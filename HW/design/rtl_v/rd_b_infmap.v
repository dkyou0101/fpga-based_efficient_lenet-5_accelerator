==> flow/design.v <==
`timescale 1ns/10ps
module rd_b_infmap #( 
    parameter ICH           = 6  ,
    parameter KX            = 5  ,
    parameter KY            = 5  ,
    parameter OX            = 10 ,
    parameter OY            = 10 ,
    parameter ICH_B         = 2  ,
    parameter OX_B          = 2  ,
    parameter OY_B          = 2  ,
    parameter I_F_BW        = 8  
) ( 
    clk             ,
    areset          ,
    i_run           ,
    o_idle          ,
    o_run           ,
    o_n_ready       ,
    o_en_err        ,
    i_rd_start_addr ,
    i_rd_start_word ,
    o_ot_idx        ,
    o_ot_infmap     ,
    o_ot_valid      ,
    o_ot_done       ,
    b_o_infmap_addr ,
    b_o_infmap_ce   ,
    b_o_infmap_we   ,
    b_i_infmap_q    
);
localparam IS_ICH_1 = (ICH == 1);
localparam IX   = OX + KX - 1 ;  
localparam IY   = OY + KY - 1 ;  
localparam ICH_T  = ICH / ICH_B ;  
localparam OX_T   = OX  / OX_B ;  
localparam OY_T   = OY  / OY_B ;  
localparam IX_T   = OX_T + KX - 1 ;  
localparam IY_T   = OY_T + KY - 1 ;  
localparam B_INFMAP_DATA_W  = 32 ;
localparam B_INFMAP_WORD    = B_INFMAP_DATA_W / I_F_BW ;  
localparam B_INFMAP_DATA_D  = (ICH * IY * IX) / B_INFMAP_WORD;  
localparam B_INFMAP_ADDR_W  = $clog2(B_INFMAP_DATA_D);  
localparam IX_T_CNT_MAX  = (IX_T / B_INFMAP_WORD) + 1 ;  
localparam IX_T_CNT_BW   = $clog2(IX_T_CNT_MAX) ;  
localparam ICH_T_CNT_MAX = ICH_T;  
localparam ICH_T_CNT_BW  = $clog2(ICH_T_CNT_MAX) ;  
localparam WORD_CNT_MAX  = IX_T;  
localparam WORD_CNT_BW   = $clog2(WORD_CNT_MAX) ;  
localparam S_IXT_IDLE   = 0;
localparam S_IXT_FIRST  = 1;
localparam S_IXT_MIDDLE = 2;
localparam S_IXT_LAST   = 3;
localparam STATE_IXT_BIT = 2;
localparam RD = IX_T % B_INFMAP_WORD;  
localparam RD_ADDR_IX_T  = 1 ;
localparam INFMAP_WORD_MAX = B_INFMAP_WORD ;  
localparam INFMAP_WORD_BW = $clog2(INFMAP_WORD_MAX) ;  
localparam INFMAP_IDX_MAX = ICH_T;  
localparam INFMAP_IDX_BW  = (!IS_ICH_1) ? ($clog2(INFMAP_IDX_MAX)) : (1) ;  
localparam DELAY = INFMAP_IDX_MAX*IX_T_CNT_MAX + 3;  
input                          clk               ;
input                          areset            ;
input                          i_run             ;
output                         o_idle            ;
output                         o_run             ;
output                         o_n_ready         ;
output                         o_en_err          ;
input  [B_INFMAP_ADDR_W-1 : 0] i_rd_start_addr   ;
input  [INFMAP_WORD_BW-1 : 0]  i_rd_start_word   ;
output [INFMAP_IDX_BW-1 : 0]   o_ot_idx          ;
output [(IX_T*I_F_BW)-1   : 0] o_ot_infmap       ;
output                         o_ot_valid        ;
output                         o_ot_done         ;
output [B_INFMAP_ADDR_W-1 : 0] b_o_infmap_addr   ;
output                         b_o_infmap_ce     ;
output                         b_o_infmap_we     ;
input  [B_INFMAP_DATA_W-1 : 0] b_i_infmap_q      ;
reg  r_run           ;
reg  [INFMAP_WORD_BW-1 : 0] r_rd_start_word ;
always @(posedge clk) begin
    if(areset) begin
        r_run <= 1'b0;
        r_rd_start_word <= {INFMAP_WORD_BW{1'b0}};
    end else if(i_run) begin
        r_run <= 1'b1;
        r_rd_start_word <= i_rd_start_word;
    end else if(o_ot_done) begin
        r_run <= 1'b0;
        r_rd_start_word <= {INFMAP_WORD_BW{1'b0}};
    end 
end
reg  [IX_T_CNT_BW-1 : 0] r_ixt_cnt_max ;
always @(posedge clk) begin
    if(areset) begin
        r_ixt_cnt_max <= {IX_T_CNT_BW{1'b0}};
    end else if(i_run) begin
        r_ixt_cnt_max <= ((IX_T - 1 - (4 - i_rd_start_word)) >> INFMAP_WORD_BW) + 1;
    end else if(o_ot_done) begin
        r_ixt_cnt_max <= {IX_T_CNT_BW{1'b0}};
    end 
end
reg  [IX_T_CNT_BW-1  : 0] r_ixt_cnt         ;
reg  [ICH_T_CNT_BW-1 : 0] r_icht_cnt        ;
reg  r_ixt_cnt_done  ;
reg  r_icht_cnt_done ;
reg  r_cnt_valid    ;
always @(posedge clk) begin
    if((areset) || (r_ixt_cnt_done)) begin
        r_ixt_cnt <= 0;
    end else if (r_cnt_valid) begin
        r_ixt_cnt <= r_ixt_cnt + 1;
    end
end
generate
if(!IS_ICH_1) begin
    always @(posedge clk) begin
        if((areset) || (r_icht_cnt_done)) begin
            r_icht_cnt <= {ICH_T_CNT_BW{1'b0}};
        end else if (r_ixt_cnt_done) begin
            r_icht_cnt <= r_icht_cnt + 1;
        end
    end
end
endgenerate
always @(posedge clk) begin
    if((areset) || (r_ixt_cnt_done)) begin
        r_ixt_cnt_done <= 1'b0;
    end else begin
        r_ixt_cnt_done <= (r_ixt_cnt == r_ixt_cnt_max-1);  
    end
end
generate
if(!IS_ICH_1) begin
    always @(posedge clk) begin
        if((areset) || (r_icht_cnt_done)) begin
            r_icht_cnt_done <= 1'b0;
        end else if((r_icht_cnt == ICH_T_CNT_MAX-1) && (r_ixt_cnt == r_ixt_cnt_max-1)) begin
            r_icht_cnt_done <= 1'b1;
        end
    end
end else begin
    always @(*) begin
        r_icht_cnt_done = r_ixt_cnt_done;
    end
end
endgenerate
always @(posedge clk) begin
    if((areset) || (r_icht_cnt_done)) begin
        r_cnt_valid <= 1'b0;
    end else if(i_run) begin
        r_cnt_valid <= 1'b1;
    end
end
reg  [STATE_IXT_BIT-1 : 0] c_state_ixt;
reg  [STATE_IXT_BIT-1 : 0] n_state_ixt;
always @(posedge clk) begin
    if(areset) begin
        c_state_ixt <= S_IXT_IDLE;
    end else begin
        c_state_ixt <= n_state_ixt;
    end
end
always @(*) begin
    n_state_ixt = c_state_ixt;
    case (c_state_ixt)
        S_IXT_IDLE   : if(i_run) n_state_ixt = S_IXT_FIRST;
        S_IXT_FIRST  : n_state_ixt = S_IXT_MIDDLE;
        S_IXT_MIDDLE : if(r_ixt_cnt == r_ixt_cnt_max-1) n_state_ixt = S_IXT_LAST;
        S_IXT_LAST   : begin
            if(r_icht_cnt_done) n_state_ixt = S_IXT_IDLE;
            else                n_state_ixt = S_IXT_FIRST;
        end
    endcase
end
reg  [B_INFMAP_ADDR_W-1 : 0] r_rd_addr;
generate
if(!IS_ICH_1) begin
    always @(posedge clk) begin
        if((areset) || (r_icht_cnt_done)) begin
            r_rd_addr <= {B_INFMAP_ADDR_W{1'b0}};
        end else if(i_run) begin 
            r_rd_addr <= i_rd_start_addr;
        end else if(r_ixt_cnt_done) begin 
            r_rd_addr <= r_rd_addr + (IY * IX / B_INFMAP_WORD) - r_ixt_cnt_max;
        end else if(r_cnt_valid) begin
            r_rd_addr <= r_rd_addr + RD_ADDR_IX_T;
        end
    end
end else begin
    always @(posedge clk) begin
        if((areset) || (r_icht_cnt_done)) begin
            r_rd_addr <= {B_INFMAP_ADDR_W{1'b0}};
        end else if(i_run) begin 
            r_rd_addr <= i_rd_start_addr;
        end else if(r_cnt_valid) begin
            r_rd_addr <= r_rd_addr + RD_ADDR_IX_T;
        end
    end
end
endgenerate
assign b_o_infmap_addr = r_rd_addr;
assign b_o_infmap_ce   = 1'b1;
assign b_o_infmap_we   = 1'b0;  
reg  [STATE_IXT_BIT-1 : 0] c_state_ixt_t1;
always @(posedge clk) begin
    if(areset) begin
        c_state_ixt_t1 <= S_IXT_IDLE;
    end else begin
        c_state_ixt_t1 <= c_state_ixt;
    end
end
reg  [WORD_CNT_BW-1 : 0] r_rd_word_cnt;
reg  [WORD_CNT_BW-1 : 0] n_rd_word_cnt;
always @(*) begin
    n_rd_word_cnt = IX_T;
    case (c_state_ixt)
        S_IXT_IDLE   : n_rd_word_cnt = IX_T;
        S_IXT_FIRST  : n_rd_word_cnt = r_rd_word_cnt - (4 - r_rd_start_word);
        S_IXT_MIDDLE : n_rd_word_cnt = r_rd_word_cnt - 4;
        S_IXT_LAST   : n_rd_word_cnt = IX_T;
    endcase
end
always @(posedge clk) begin
    if(areset) begin
        r_rd_word_cnt <= IX_T;
    end else begin
        r_rd_word_cnt <= n_rd_word_cnt;
    end
end
reg  [INFMAP_WORD_BW-1 : 0] r_rd_word_num_m1;
reg  [INFMAP_WORD_BW-1 : 0] n_rd_word_num_m1;
always @(*) begin
    n_rd_word_num_m1 = {INFMAP_WORD_BW{1'b0}};
    case (c_state_ixt)
        S_IXT_IDLE   : n_rd_word_num_m1 = {INFMAP_WORD_BW{1'b0}};
        S_IXT_FIRST  : n_rd_word_num_m1 = 4 - 1 - r_rd_start_word;
        S_IXT_MIDDLE : n_rd_word_num_m1 = 4 - 1;
        S_IXT_LAST   : n_rd_word_num_m1 = r_rd_word_cnt - 1;
    endcase
end
always @(posedge clk) begin
    if(areset) begin
        r_rd_word_num_m1 <= {INFMAP_WORD_BW{1'b0}};
    end else begin
        r_rd_word_num_m1 <= n_rd_word_num_m1;
    end 
end
reg  [STATE_IXT_BIT-1 : 0] c_state_ixt_t2;
always @(posedge clk) begin
    if(areset) begin
        c_state_ixt_t2 <= S_IXT_IDLE;
    end else begin
        c_state_ixt_t2 <= c_state_ixt_t1;
    end
end
reg  [B_INFMAP_DATA_W-1 : 0] r_rd_infmap_ixt      ;
reg  [B_INFMAP_DATA_W-1 : 0] n_rd_infmap_ixt      ;
always @(*) begin
    n_rd_infmap_ixt = {B_INFMAP_DATA_W{1'b0}};
    case (c_state_ixt_t1)
        S_IXT_IDLE   : n_rd_infmap_ixt = {INFMAP_WORD_BW{1'b0}};
        S_IXT_FIRST  : begin
            case (r_rd_word_num_m1)
                4'd0 : n_rd_infmap_ixt = {{(3-0)*I_F_BW{1'b0}}, b_i_infmap_q[B_INFMAP_DATA_W-1 : (3-0)*I_F_BW]};
                4'd1 : n_rd_infmap_ixt = {{(3-1)*I_F_BW{1'b0}}, b_i_infmap_q[B_INFMAP_DATA_W-1 : (3-1)*I_F_BW]};
                4'd2 : n_rd_infmap_ixt = {{(3-2)*I_F_BW{1'b0}}, b_i_infmap_q[B_INFMAP_DATA_W-1 : (3-2)*I_F_BW]};
                4'd3 : n_rd_infmap_ixt = {{(3-3)*I_F_BW{1'b0}}, b_i_infmap_q[B_INFMAP_DATA_W-1 : (3-3)*I_F_BW]};
            endcase
        end 
        S_IXT_MIDDLE : n_rd_infmap_ixt = b_i_infmap_q;
        S_IXT_LAST   : begin
            case (r_rd_word_num_m1)
                4'd0 : n_rd_infmap_ixt = {{(3-0)*I_F_BW{1'b0}}, b_i_infmap_q[(1+0)*I_F_BW-1 : 0]};
                4'd1 : n_rd_infmap_ixt = {{(3-1)*I_F_BW{1'b0}}, b_i_infmap_q[(1+1)*I_F_BW-1 : 0]};
                4'd2 : n_rd_infmap_ixt = {{(3-2)*I_F_BW{1'b0}}, b_i_infmap_q[(1+2)*I_F_BW-1 : 0]};
                4'd3 : n_rd_infmap_ixt = {{(3-3)*I_F_BW{1'b0}}, b_i_infmap_q[(1+3)*I_F_BW-1 : 0]};
            endcase
        end 
    endcase
end
always @(posedge clk) begin
    if(areset) begin
        r_rd_infmap_ixt <= {B_INFMAP_DATA_W{1'b0}};
    end else begin
        r_rd_infmap_ixt <= n_rd_infmap_ixt;
    end 
end
reg  [INFMAP_WORD_BW-1 : 0] r_rd_word_num_m1_t1;
always @(posedge clk) begin
    if(areset) begin
        r_rd_word_num_m1_t1 <= {INFMAP_WORD_BW{1'b0}};
    end else begin
        r_rd_word_num_m1_t1 <= r_rd_word_num_m1;
    end 
end
reg  [(IX_T*I_F_BW)-1 : 0] r_ot_infmap ;
reg  [(IX_T*I_F_BW)-1 : 0] n_ot_infmap ;
always @(*) begin
    n_ot_infmap = {(IX_T*I_F_BW){1'b0}};
    case (r_rd_word_num_m1_t1)
        0 : n_ot_infmap = {r_rd_infmap_ixt[(0+1)*I_F_BW-1 : 0], r_ot_infmap[(IX_T*I_F_BW)-1 : (0+1)*I_F_BW]};
        1 : n_ot_infmap = {r_rd_infmap_ixt[(1+1)*I_F_BW-1 : 0], r_ot_infmap[(IX_T*I_F_BW)-1 : (1+1)*I_F_BW]};
        2 : n_ot_infmap = {r_rd_infmap_ixt[(2+1)*I_F_BW-1 : 0], r_ot_infmap[(IX_T*I_F_BW)-1 : (2+1)*I_F_BW]};
        3 : n_ot_infmap = {r_rd_infmap_ixt[(3+1)*I_F_BW-1 : 0], r_ot_infmap[(IX_T*I_F_BW)-1 : (3+1)*I_F_BW]};
    endcase
end
always @(posedge clk) begin
    if((areset) || (c_state_ixt_t2 == S_IXT_IDLE)) begin
        r_ot_infmap <= {IX_T*I_F_BW{1'b0}};
    end else begin
        r_ot_infmap <= n_ot_infmap;
    end
end
reg  [INFMAP_IDX_BW-1 : 0]  r_ot_idx        ;
generate
if(!IS_ICH_1) begin
    always @(posedge clk) begin
        if((areset) || (o_ot_done)) begin
            r_ot_idx <= {INFMAP_IDX_BW{1'b0}};
        end else if(c_state_ixt_t2 == S_IXT_LAST) begin
            r_ot_idx <= r_ot_idx + 1;
        end 
    end
end else begin
    always @(posedge clk) begin
        r_ot_idx <= {INFMAP_IDX_BW{1'b0}};
    end
end
endgenerate
reg  r_en_err        ;
always @(posedge clk) begin
    if(areset) begin
        r_en_err <= 1'b0;
    end else if((r_run) && (i_run) && (!o_ot_done)) begin
        r_en_err <= 1'b1;
    end 
end
reg  r_n_ready        ;
always @(posedge clk) begin
    if(areset) begin
        r_n_ready <= 1'b0;
    end else begin
        r_n_ready <= (c_state_ixt == S_IXT_IDLE) && (c_state_ixt_t1 == S_IXT_LAST);
    end 
end
reg  r_ot_valid       ;
always @(posedge clk) begin
    if(areset) begin
        r_ot_valid <= 1'b0;
    end else begin
        r_ot_valid <= (c_state_ixt_t2 == S_IXT_LAST);
    end 
end
reg  r_ot_done        ;
always @(posedge clk) begin
    if(areset) begin
        r_ot_done <= 1'b0;
    end else begin
        r_ot_done <= (c_state_ixt_t1 == S_IXT_IDLE) && (c_state_ixt_t2 == S_IXT_LAST);
    end 
end
assign o_idle    = !r_run;
assign o_run     = r_run;
assign o_n_ready = r_n_ready;
assign o_en_err  = r_en_err;
assign o_ot_idx     = r_ot_idx    ;
assign o_ot_infmap  = r_ot_infmap ;
assign o_ot_valid   = r_ot_valid  ;
assign o_ot_done    = r_ot_done   ;
endmodule
# [Step by step through the tools: rd_b_infmap]
# Tool output for the design above, in the order of the flow.
# Line numbers count from 1 in the design file above.
# Operators carry their Yosys type and port widths (W data, S select, Z words).
# Library cell names are shortened.
# The mark - stands for no value.
[setup] top="rd_b_infmap" clock="clk" library="sky130hd" lib_corner="tt_025C_1v80"

# [Elaborated design]
# Yosys after proc, flatten, opt, wreduce and memory -nomap, before mapping. Memory bits, and registers merged into a memory's read port (data or address), are not among the register bits. Print and check cells are not counted. Equal cells are merged and count once.
[classes] mux=18 add_sub_neg=15 equal=17 reduce_and_logical=20
[op_table] op="$pmux W32 S4" n=3
[op_table] op="$pmux W72 S4" n=1
[op_table] op="$eq A2 B32 Y1" n=1
[op_table] op="$mux W9" n=3
[op_table] op="$eq A2 B2 Y1 const B" n=10
[op_table] op="$pmux W2 S4" n=2
[op_table] op="$pmux W4 S3" n=1
[op_table] op="$logic_not A2 Y1" n=5
[op_table] op="$mux W2" n=5
[op_table] op="$add A9 B1 Y9 const B" n=1
[op_table] op="$sub A9 B2 Y9" n=1
[op_table] op="$add A9 B6 Y9 const B" n=1
[op_table] op="$add A2 B1 Y2 const B" n=4
[op_table] op="$eq A2 B1 Y1 const B" n=4
[op_table] op="$sub A3 B2 Y4 const A" n=2
[op_table] op="$logic_and A1 B1 Y1" n=5
[op_table] op="$logic_or A1 B1 Y1" n=4
[op_table] op="$ne A2 B2 Y1 const B" n=2
[op_table] op="$sub A4 B3 Y4 const B" n=1
[op_table] op="$sub A4 B4 Y4" n=1
[op_table] op="$sub A4 B4 Y4 const A" n=1
[op_table] op="$sub A2 B1 Y3 const B" n=1
[op_table] op="$reduce_bool A3 Y1" n=1
[op_table] op="$mux W1" n=3
[op_table] op="$logic_not A1 Y1" n=2
[op_table] op="$sub A2 B1 Y2 const B" n=1
[op_table] op="$sub A2 B2 Y2 const A" n=1
[op_table] op="$reduce_and A2 Y1" n=1
# Other operator kinds: 2; their cells: 2.
[bits] reg_bits=145 elab_cells=92 inputBits=46

# [Logic depth]
# Longest topological path by Yosys (ltp), each cell counted once; first at word level (registers and memories cut), then after technology mapping (sequential cells cut; the memories' decode and read muxes count).
[logic_depth] ltp_word=4 ABC_AREA=0 depth_mapped=11 ltp_nobuf=11

# [After synthesis]
# Yosys stat after the flow's synthesis: flattened, memories mapped to cells. It holds for the ABC_AREA given above (unset counts as 0); a run with the other value may have another netlist.
[synth_totals] stdcells=637 flip_flops=141 area_um2=7000.5 buffers=47
[types] cell="dfxtp_1" n=141 area_total_um2=2.82E+03
[types] cell="mux4_2" n=74 area_total_um2=1.67E+03
[types] cell="nor2b_1" n=75 area_total_um2=469.2
[types] cell="nor2_1" n=58 area_total_um2=217.709
[types] cell="ha_1" n=17 area_total_um2=212.704
[types] cell="a21oi_1" n=40 area_total_um2=200.192
[types] cell="nand2_1" n=36 area_total_um2=135.13
[types] cell="buf_2" n=18 area_total_um2=90.086
[types] cell="buf_6" n=8 area_total_um2=90.086
[types] cell="xor2_1" n=10 area_total_um2=87.584
[types] cell="xnor2_1" n=9 area_total_um2=78.826
[types] cell="nor3_1" n=15 area_total_um2=75.072
[types] cell="inv_1" n=19 area_total_um2=71.318
[types] cell="nand3_1" n=14 area_total_um2=70.067
[types] cell="a22oi_1" n=9 area_total_um2=67.565
[types] cell="o21ai_0" n=12 area_total_um2=60.058
[types] cell="clkbuf_1" n=15 area_total_um2=56.304
[types] cell="mux4_1" n=2 area_total_um2=52.55
# Not listed: further types 33, cells in them 65.

# [Worst setup path after synthesis]
# OpenSTA on the mapped netlist: ideal clock, no wires. The path of least setup slack (recovery checks aside). Input and output delay are each 20% of the period. Register names are those of the netlist, which keeps one name where synthesis merged equal registers.
[synth_timing] path_kind="register to register" startpoint="register r_rd_addr[1]" endpoint="register r_rd_addr[5]" path_delay_ns=2.034 required_ns=2.650 period_ns=2.77 arrival_time_ns=1.914 driving_pins=12 setup_time_ns=0.120 path_buffers=0 launch_ns=0.000 slack_ns=0.736 synth_period_reached_ns=2.034
# "path_delay_ns" = arrival - input delay + setup time.
# "driving_pins" counts driving pins, that of a launching flip-flop among them; a cell with two outputs on the path counts twice.
# "synth_period_reached_ns" is the clock period less the worst setup slack; recovery checks do not enter. This is arithmetic on one report: input and output delays are still those of the set period (20% each).
# Between the ends stands the longest chain of elaborated cells between them, by number of cells; it is not shown to be the way that was timed. Of several equally long chains one is given.
# A line is the first line of the expression or statement that the cell stems from. Yosys adds cells for indexed reads and writes and turns some case tables into memories.
# At most two assigning lines are given for a register; there are more.
[synth_via] path_cell_list="dfxtp_1 inv_1 ha_1 inv_1 ha_1 inv_1 fa_1 nor2b_1 o21ai_1 a31oi_1 or4_1 nand3_1" elab_chain_len=4 cone_cells=6 lines_between=5
[synth_rtl] element="start: declaration" line=175 source="reg  [B_INFMAP_ADDR_W-1 : 0] r_rd_addr;"
[synth_rtl] element="start: assignment" line=182 source="r_rd_addr <= i_rd_start_addr;"
[synth_rtl] element="start: assignment" line=184 source="r_rd_addr <= r_rd_addr + (IY * IX / B_INFMAP_WORD) - r_ixt_cnt_max;"
[synth_rtl] element="$add A9 B6 Y9" line=184
[synth_rtl] element="$sub A9 B2 Y9" line=184
[synth_rtl] element="$mux W9" line=183 source="end else if(r_ixt_cnt_done) begin"
[synth_rtl] element="$mux W9" line=181 source="end else if(i_run) begin"
[synth_rtl] element="end: assignment" line=182
[synth_rtl] element="end: assignment" line=184
[synth_rtl] element="end: declaration" line=175

# [Path in the finished layout]
# From the final timing report of flow run A: the path of least setup slack in the routed layout; clock arrival at registers is part of the times.
[layout_timing] path_kind="register to register" startpoint="register r_rd_addr[1]" endpoint="register r_rd_addr[5]" period_ns=2.5 launch_ns=0.43 path_buffers=0 slack_ns=0.32 required_ns=2.82 setup_time_ns=0.11 arrival_time_ns=2.49 driving_pins=12
# Between the ends stands the longest chain of elaborated cells between them, by number of cells; it is not shown to be the way that was timed. Of several equally long chains one is given.
# At most two assigning lines are given for a register; there are more.
[layout_via] path_cell_list="dfxtp_1 inv_1 ha_1 inv_1 ha_1 inv_1 fa_1 nor2b_1 o21ai_1 a31oi_1 or4_1 nand3_1" elab_chain_len=4 cone_cells=6 lines_between=5
[layout_rtl] element="start: declaration" line=175 source="reg  [B_INFMAP_ADDR_W-1 : 0] r_rd_addr;"
[layout_rtl] element="start: assignment" line=182 source="r_rd_addr <= i_rd_start_addr;"
[layout_rtl] element="start: assignment" line=184 source="r_rd_addr <= r_rd_addr + (IY * IX / B_INFMAP_WORD) - r_ixt_cnt_max;"
[layout_rtl] element="$add A9 B6 Y9" line=184
[layout_rtl] element="$sub A9 B2 Y9" line=184
[layout_rtl] element="$mux W9" line=183 source="end else if(r_ixt_cnt_done) begin"
[layout_rtl] element="$mux W9" line=181 source="end else if(i_run) begin"
[layout_rtl] element="end: assignment" line=182
[layout_rtl] element="end: assignment" line=184
[layout_rtl] element="end: declaration" line=175

## Implementation results

Flow measurements of rd_b_infmap on sky130hd: 2 stored runs with different settings, listed in no order. Input and output delays are each 20% of the period that was set; the output load is 0.01 pF.
"period_less_ws_ns" means the clock period less the worst setup slack. The figure is calculated, with input and output delays left at 20% of the set period.

[flow] flow run A: files
==> flow/run.sh <==
#!/bin/bash
# the make line also repeats the synthesis and layout settings of config.mk as NAME=value (left out here)
make -C /OpenROAD-flow-scripts/flow DESIGN_CONFIG=/design/flow/config.mk WORK_HOME=/design/flow/orfs CLKGATE_MAP_FILE= finish
==> flow/config.mk <==
export PLATFORM = sky130hd
export DESIGN_NAME = rd_b_infmap
export DESIGN_NICKNAME = rd_b_infmap
export VERILOG_FILES = /design/flow/design.v
export SDC_FILE = /design/flow/constraint.sdc
export NUM_CORES = 4
export LEC_CHECK = 0
export CAP_MARGIN = 20
export CORE_MARGIN = 2
export CORE_UTILIZATION = 15
export SLEW_MARGIN = 20
==> flow/constraint.sdc <==
create_clock -name core_clock -period 2.5 [get_ports {clk}]
set_input_delay 0.5000 -clock core_clock [delete_from_list [all_inputs] [get_ports {clk}]]
set_output_delay 0.5000 -clock core_clock [all_outputs]
set_load 0.01 [all_outputs]

[flow] flow run A: metrics
[metrics] yosys_chip_area_um2 = 7000.5
[metrics] final_die_area_um2 = 48413.2
[metrics] utilization_pct = 20.9
[metrics] setup_worst_slack_ns = 0.325
[metrics] timing.setup.tns_ns = 0.000
[metrics] hold_ws_ns = 0.493
[metrics] period_less_ws_ns = 2.175

[flow] flow run B: files
==> flow/run.sh <==
#!/bin/bash
# the make line also repeats the synthesis and layout settings of config.mk as NAME=value (left out here)
make -C /OpenROAD-flow-scripts/flow DESIGN_CONFIG=/design/flow/config.mk WORK_HOME=/design/flow/orfs CLKGATE_MAP_FILE= finish
==> flow/config.mk <==
export PLATFORM = sky130hd
export DESIGN_NAME = rd_b_infmap
export DESIGN_NICKNAME = rd_b_infmap
export VERILOG_FILES = /design/flow/design.v
export SDC_FILE = /design/flow/constraint.sdc
export NUM_CORES = 4
export LEC_CHECK = 0
export CAP_MARGIN = 15
export CORE_MARGIN = 2
export CORE_UTILIZATION = 24
export GPL_TIMING_DRIVEN = 1
export MAX_ROUTING_LAYER = met4
export MIN_ROUTING_LAYER = met2
export PLACE_DENSITY_LB_ADDON = 0.22
export SLEW_MARGIN = 20
export TNS_END_PERCENT = 85
==> flow/constraint.sdc <==
create_clock -name core_clock -period 2.54 [get_ports {clk}]
set_input_delay 0.5080 -clock core_clock [delete_from_list [all_inputs] [get_ports {clk}]]
set_output_delay 0.5080 -clock core_clock [all_outputs]
set_load 0.01 [all_outputs]

[flow] flow run B: metrics
[metrics] yosys_chip_area_um2 = 7000.5
[metrics] final_die_area_um2 = 30551.5
[metrics] utilization_pct = 32.4
[metrics] setup_worst_slack_ns = 0.386
[metrics] timing.setup.tns_ns = 0.000
[metrics] hold_ws_ns = 0.496
[metrics] period_less_ws_ns = 2.154
